==> flow/design.v <==
module stack
#(
	parameter             NADDR = 7,
	parameter [NADDR-1:0] DEPTH = 2,
	parameter             NBITS = 8
)
(
	input                  clk, rst,
	input                  push, pop,
	input      [NBITS-1:0] in,
	output reg [NBITS-1:0] out
);
reg [NBITS-1:0] mem [DEPTH-1:0];
reg         [NADDR-1:0] cnt = DEPTH-{{NADDR-1{1'b0}}, {1'b1}};
wire signed [NADDR-1:0] pm  = (push) ? -{{NADDR-1{1'b0}}, {1'b1}} : {{NADDR-1{1'b0}}, {1'b1}};
always @ (posedge clk or posedge rst) begin
	if (rst)
		cnt <= DEPTH-{{NADDR-1{1'b0}}, {1'b1}};
	else if (push | pop)
		cnt <= cnt + pm;
end
always @ (posedge clk) begin
	if (push) mem[cnt] <= in;
end 
always @ (posedge clk) begin
	out <= mem[cnt + {{$clog2(DEPTH)-1{1'b0}}, {1'b1}} + pop];
end 
endmodule 
* Tool chain data of stack
What the tools print for stack, step after step.
Lines are those of the file above, counted from 1.
Cell names lack the library's common part.
Not given: -
- Design top :: stack
- Clock port :: clk
- Cell library :: sky130hd
- Timing corner :: tt_025C_1v80

* Word level
Counts by Yosys on the flattened word-level netlist (proc, flatten, opt, wreduce; memories kept). Register bits leave out memories and registers merged into their read ports (data or address); mux counts leave out enables and synchronous resets folded into registers. Print and check cells are left out. Cells with the same type and inputs are merged into one.
Memory sizes are those after Yosys's memory passes, which may raise the word count (mostly to a power of two), join words into wider ones and drop unused or constant bits.
- Add/sub/neg operators :: 3
- Multiplexer cells :: 4
- Bitwise logic cells :: 1
** Operator list (count)
- two-way mux 8 bit :: 1
- adder 7 bit :: 1
- two-way mux 7 bit :: 1
- two-way mux 1 bit :: 2
- adder 1 bit :: 1
- adder 1 bit with constant B :: 1
- OR 1 bit :: 1
- Bits in registers :: 7
- RAM bits :: 16
- Word width x clocked read ports :: 8
- Memories kept :: 1
- Input port bits :: 12
- Output and inout bits :: 8
- Word-level cells :: 10
** Memory list
- mem :: depth 2, bits a word 8, rd ports 1, wr ports 1, line 13 : reg [NBITS-1:0] mem [DEPTH-1:0];

* Logic depth
Longest topological path by Yosys (ltp), each cell counted once; first at word level (registers and memories cut), then after technology mapping (sequential cells cut; the memories' decode and read muxes count).
- Depth in word-level cells :: 2
- ABC_AREA :: 0
- Mapped depth :: 2
- Depth with buffers taken out :: 2

* Netlist
Source: synth_stat.txt of the flow (Yosys; design flattened, memories mapped). It holds for the ABC_AREA given above (unset counts as 0); a run with the other value may have another netlist.
- Standard cells after synthesis :: 39
- Mapped area :: 817.0 um2
- Sequential area :: 666.9 um2
- Flip-flop cells :: 25
- Buffers :: 0
** Cell types (count)
- edfxtp_1 :: 16
- dfxtp_1 :: 8
- mux2_2 :: 8
- xnor2_4 :: 1
- dfstp_2 :: 1
- and2b_2 :: 1
- xnor2_1 :: 1
- and2_2 :: 1
- inv_1 :: 1
- nor2_1 :: 1

* Timing after synthesis
Source: OpenSTA report_checks on the synthesized netlist (no wires, ideal clock, input and output delay 20% of the period each), path of least setup slack; recovery checks are left aside. Register names are those of the netlist, which keeps one name where synthesis merged equal registers.
- Path kind :: register -> register
- From :: register cnt[0]
- To :: register out[0]
- Clock period :: 1490 ps
- Library setup time :: 121 ps
- Arrival :: 1104 ps
- Path slack :: 265 ps
- Delay of the path :: 1225 ps
- Stages :: 3
- Synthesis period reached :: 1225 ps
"delay of the path" = arrival - input delay + setup time.
"stages" counts driving pins, that of a launching flip-flop among them; a cell with two outputs on the path counts twice.
"synthesis period reached" is the clock period less the worst setup slack; recovery checks do not enter. This is arithmetic on one report: input and output delays are still those of the set period (20% each).
The rows between start and end are the longest chain of elaborated cells between them; the timing report does not say that the signal goes this way. Where chains are equally long, one stands for them.
A line is the first line of the expression or statement that the cell stems from. Yosys adds cells for indexed reads and writes and turns some case tables into memories.
- Cells stage by stage :: dfstp_2 > xnor2_4 > mux2_2
- Length of the longest elaborated chain :: 2
- Elaborated cells on any way between the ends :: 2
- RTL lines with such cells :: 1
- Classes of those cells :: add/sub: 2
** RTL lines, path post-synthesis
- start: declaration :: line 14 : reg         [NADDR-1:0] cnt = DEPTH-{{NADDR-1{1'b0}}, {1'b1}};
- start: assignment :: line 18 : cnt <= DEPTH-{{NADDR-1{1'b0}}, {1'b1}};
- start: assignment :: line 20 : cnt <= cnt + pm;
- adder 1 bit x2 :: line 26 : out <= mem[cnt + {{$clog2(DEPTH)-1{1'b0}}, {1'b1}} + pop];
- end: declaration :: line 11 : output reg [NBITS-1:0] out

* Worst path after layout
Path of least setup slack in the final report of record 2 (OpenROAD, finished layout, wires in). Where an end is a register, its clock arrival counts in the times.
The path's times are printed in steps of 10 ps; the period is the one set.
- Path kind :: register -> register
- From :: register cnt[0]
- To :: register out[2]
- Clock period :: 824 ps
- Library setup time :: 90 ps
- Arrival :: 1480 ps
- Path slack :: -450 ps
- Stages :: 3
The rows between start and end are the longest chain of elaborated cells between them; the timing report does not say that the signal goes this way. Where chains are equally long, one stands for them.
- Cells stage by stage :: dfstp_2 > xnor2_4 > mux2_4
- Length of the longest elaborated chain :: 2
- Elaborated cells on any way between the ends :: 2
- RTL lines with such cells :: 1
- Classes of those cells :: add/sub: 2
** RTL lines, path post-layout
- start: declaration :: line 14 : reg         [NADDR-1:0] cnt = DEPTH-{{NADDR-1{1'b0}}, {1'b1}};
- start: assignment :: line 18 : cnt <= DEPTH-{{NADDR-1{1'b0}}, {1'b1}};
- start: assignment :: line 20 : cnt <= cnt + pm;
- adder 1 bit x2 :: line 26 : out <= mem[cnt + {{$clog2(DEPTH)-1{1'b0}}, {1'b1}} + pop];
- end: declaration :: line 11 : output reg [NBITS-1:0] out

Hand-over note for stack

Stored flow runs of stack (2 of them; Yosys, OpenROAD, sky130hd). They differ in their settings and are not a sequence. Constraints: input delay and output delay 20% of the set period each, output load 0.01 pF.
"reached clock period" = clock period - worst setup slack. The figure is calculated, with input and output delays left at 20% of the set period.
"allowed time less slack (worst setup path)" means the part of the period allowed to the worst setup path (the constraints hold back 20% at inputs and 20% at outputs) less its slack; where the path has registers, the arrival times of their clocks count too.
"allowed time less slack (worst setup path)" is given in steps of 10 ps.

** Record 1
- Settings :: period_ns=0.733; CORE_UTILIZATION=53; PLACE_DENSITY=0.72; CELL_PAD_IN_SITES_GLOBAL_PLACEMENT=2; CELL_PAD_IN_SITES_DETAIL_PLACEMENT=2; ABC_AREA=1; SLEW_MARGIN=0; MIN_ROUTING_LAYER=met1; MAX_ROUTING_LAYER=met5; CAP_MARGIN=20; CORE_MARGIN=2
- Outcome :: unfinished; error GPL-0301 in placement

** Record 2
- Settings :: period_ns=0.824; CORE_UTILIZATION=26; SETUP_SLACK_MARGIN=0.16; CELL_PAD_IN_SITES_GLOBAL_PLACEMENT=0; TNS_END_PERCENT=55; GPL_TIMING_DRIVEN=0; CTS_CLUSTER_SIZE=27; CTS_CLUSTER_DIAMETER=64; SLEW_MARGIN=0; MAX_ROUTING_LAYER=met5; CAP_MARGIN=20; CORE_MARGIN=2
- Setup slack of the critical path :: -449 ps
- Final setup TNS :: -10387 ps
- Area of the synthesized netlist :: 817.0 um2
- Utilization in the final report :: 0.367
- Area of the die :: 3606.6 um2
- Allowed time less slack (worst setup path) :: 1270 ps
- Worst path kind :: register -> register
- Reached clock period :: 1273 ps
- Standard-cell area after routing :: 1109.8 um2

End of note.
